==> flow/design.v <==
`timescale 1ns / 1ps
module shiftregister
#(parameter width = 8)
(
input               clk,                 
input               peripheralClkEdge,   
input               parallelLoad,        
input  [width-1:0]  parallelDataIn,      
input               serialDataIn,        
output [width-1:0]  parallelDataOut,     
output              serialDataOut        
);
    reg [width-1:0]      shiftregistermem;
    always @(posedge clk) begin
        if (parallelLoad == 1) 
            shiftregistermem <= parallelDataIn;
        else if (peripheralClkEdge == 1) 
            shiftregistermem <= {shiftregistermem[width-2:0], serialDataIn};
    end
    assign parallelDataOut = shiftregistermem[width-1:0];
    assign serialDataOut = shiftregistermem[width-1];
endmodule
module inputconditioner
(
input       clk,             
input       noisysignal,     
output reg  conditioned,     
output reg  positiveedge,    
output reg  negativeedge     
);
    parameter counterwidth = 3;  
    parameter waittime = 3;      
    reg[counterwidth-1:0] counter = 0;
    reg synchronizer0 = 0;
    reg synchronizer1 = 0;
    always @(posedge clk ) begin
        if(conditioned == synchronizer1) begin
            positiveedge <= 0;
            negativeedge <= 0;
            counter <= 0;
        end
        else begin
            if( counter == waittime) begin
                counter <= 0;
                conditioned <= synchronizer1;
                if (synchronizer1 == 1) begin
                    positiveedge <= 1;
                    negativeedge <= 0;
                end
                else begin
                    positiveedge <= 0;
                    negativeedge <= 1;
                end
            end
            else begin
                positiveedge <= 0;
                negativeedge <= 0;
                counter <= counter+1;
            end 
        end
        synchronizer0 <= noisysignal;
        synchronizer1 <= synchronizer0;
    end
endmodule
module midpoint(
    input           clk,
    input[3:0]      btn,
    input [3:0]     sw,
    output[3:0]     led,
    output[7:0]     je
    );
    wire serialDataOut;
    wire [7:0] parallelDataOut;
    wire conditioned1, PE2, NE0;
    assign je = parallelDataOut;
    assign led[0] = serialDataOut;
    assign  led[3:1] = 3'b0;
    inputconditioner ic0(.clk(clk),
                        .noisysignal(btn[0]),
                        .conditioned(),
                        .positiveedge(),
                        .negativeedge(NE0));
    inputconditioner ic1(.clk(clk),
                        .noisysignal(sw[0]),
                        .conditioned(conditioned1),
                        .positiveedge(),
                        .negativeedge());
    inputconditioner ic2(.clk(clk),
                        .noisysignal(sw[1]),
                        .conditioned(),
                        .positiveedge(PE2),
                        .negativeedge());
    shiftregister #(8) sr(.clk(clk), 
                       .peripheralClkEdge(PE2),
                       .parallelLoad(NE0), 
                       .parallelDataIn(8'hA5), 
                       .serialDataIn(conditioned1), 
                       .parallelDataOut(parallelDataOut), 
                       .serialDataOut(serialDataOut));
endmodule
# From RTL to reports: midpoint
# What the tools print for midpoint, step after step.
# Lines are those of the file above, counted from 1.
# Library cell names are shortened.
# Not given: --
# setup
design	midpoint
clk_port	clk
library	sky130hd
corner	tt_025C_1v80

# After elaboration
# Yosys after proc, flatten, opt, wreduce and memory -nomap, before mapping. Enables and synchronous resets that opt folds into registers are not counted as muxes. Memory bits, and registers merged into a memory's read port (data or address), are not among the register bits. Print and check cells are not counted. Equal cells are merged and count once.
# classes
logic	5
n_addsub	3
mux	2
reduce_logical	8
equal	6
# ops
operator	count
2-bit OR reduction	5
3-bit by 1-bit adder with 3-bit output with constant B	3
3-bit by 2-bit equality test with 1-bit output with constant B	3
2-bit AND reduction	3
1-bit inverter	5
1-bit equality test	3
1-bit two-way mux	2
# word_totals
regBits	28
output_inout_bits	12
in_bits	9
wordCells	39

# Logic depth
# Longest topological path by Yosys (ltp), each cell counted once; first at word level (registers and memories cut), then after technology mapping (sequential cells cut; the memories' decode and read muxes count).
# logic_depth
ltp_word	3
abc_area	1
mapped_depth	5

# Mapped cells and area
# Yosys stat after the flow's synthesis: flattened, memories mapped to cells. It holds for the ABC_AREA given above (unset counts as 0); a run with the other value may have another netlist.
# Totals and module areas in this step are rounded.
# types
type	count	type_area_um2
dfxtp_1	25	500.48
edfxtp_1	3	90.086
ha_1	6	75.072
nor2_1	16	60.058
nand2_1	14	52.55
inv_1	13	48.797
buf_4	5	37.536
nand3_2	3	30.029
nor2_2	4	25.024
nand3_1	4	20.019
o21ai_1	4	20.019
nand2_2	3	18.768
buf_6	1	11.261
clkinv_1	3	11.261
inv_8	1	11.261
nor3_1	2	10.01
conb_1	1	3.754
# mapped
flip_flops	28
cells	108
yosys_area_um2	1000

# Path before layout
# Source: OpenSTA report_checks on the synthesized netlist (no wires, ideal clock, input and output delay 20% of the period each), path of least setup slack; recovery checks are left aside. Register names are those of the netlist, which keeps one name where synthesis merged equal registers.
# synth_path
path_type	reg-to-reg
startpoint	register ic0.counter[0]
endpoint	register ic0.conditioned
path_stages	5
period_ns	1.14
slack_ns	0.062
arrival_ns	0.780
setup_time_ns	0.298
delay_ns	1.078
period_less_setup_slack_ns	1.078
# "delay_ns" = arrival - input delay + setup time.
# "path_stages" counts driving pins, that of a launching flip-flop among them; a cell with two outputs on the path counts twice.
# "period_less_setup_slack_ns" is the clock period less the worst setup slack; recovery checks do not enter. This is arithmetic on one report: input and output delays are still those of the set period (20% each).
# The rows between start and end are the longest chain of elaborated cells between them; the timing report does not say that the signal goes this way. Where chains are equally long, one stands for them.
# A line is the first line of the expression or statement that the cell stems from. Yosys adds cells for indexed reads and writes and turns some case tables into memories.
# At most two assigning lines are given for a register; there are more.
# synth_via
path_cell_list	dfxtp_1 ha_1 ha_1 clkinv_1 nor2_1
elab_chain_cells	2
# synth_rtl
element	line_no	source
start: declaration	33	reg[counterwidth-1:0] counter = 0;
start: assignment	40	counter <= 0;
start: assignment	58	counter <= counter+1;
3-bit by 2-bit equality test with 1-bit output	43	if( counter == waittime) begin
2-bit AND reduction	--
end: assignment	45	conditioned <= synchronizer1;
end: declaration	27	output reg  conditioned,

# Path in the finished layout
# Path of least setup slack in the final report of entry A (OpenROAD, finished layout, wires in). Where an end is a register, its clock arrival counts in the times.
# layout_path
path_type	reg-to-reg
startpoint	register ic0.counter[0]
endpoint	register ic0.conditioned
period_ns	0.939
arrival_ns	1.02
setup_time_ns	0.27
slack_ns	-0.09
path_stages	5
# The rows between start and end are the longest chain of elaborated cells between them; the timing report does not say that the signal goes this way. Where chains are equally long, one stands for them.
# At most two assigning lines are given for a register; there are more.
# layout_via
path_cell_list	dfxtp_2 ha_4 ha_4 clkinv_4 nor2_4
elab_chain_cells	2
# layout_rtl
element	line_no	source
start: declaration	33	reg[counterwidth-1:0] counter = 0;
start: assignment	40	counter <= 0;
start: assignment	58	counter <= counter+1;
3-bit by 2-bit equality test with 1-bit output	43	if( counter == waittime) begin
2-bit AND reduction	--
end: assignment	45	conditioned <= synchronizer1;
end: declaration	27	output reg  conditioned,

# Settings and measured results of 2 stored flow runs for module midpoint (sky130hd), not sorted in any way. The constraints put input and output delay at 20% of the set period each and load the outputs with 0.01 pF.
# "clock_period_reached_ns" means the clock period less the worst setup slack. The figure is calculated, with input and output delays left at 20% of the set period.
# By "power.total_uw" is meant OpenSTA's value without simulated activity: inputs other than the clock are taken to toggle once in ten clock periods, and the tool carries that through the logic.
# The measured numbers are rounded.
# Among the settings, n/a means not set for that run.
run name	period_ns	CORE_UTILIZATION	PLACE_DENSITY_LB_ADDON	HOLD_SLACK_MARGIN	CORE_ASPECT_RATIO	ABC_AREA	GPL_TIMING_DRIVEN	GPL_ROUTABILITY_DRIVEN	CTS_CLUSTER_SIZE	CTS_CLUSTER_DIAMETER	MIN_ROUTING_LAYER	MAX_ROUTING_LAYER	CAP_MARGIN	CORE_MARGIN	SLEW_MARGIN	post_route_stdcell_area_um2	clock_period_reached_ns	holdWs_ns	tns_setup_ns	power.total_uw	setup_worst_slack_ns	die_footprint_um2	fin_util_pct	synthesis_area_um2
entry A	0.939	19	0.12	0.13	0.78	1	1	1	98	113	met1	met5	20	2	20	1600	1.028	0.33	-0.34	4300	-0.089	6000	30	1000
entry B	1.23	18	n/a	n/a	n/a	n/a	n/a	n/a	n/a	n/a	n/a	n/a	20	2	20	1200	1.162	0.33	0.000	2300	0.068	6000	23	980
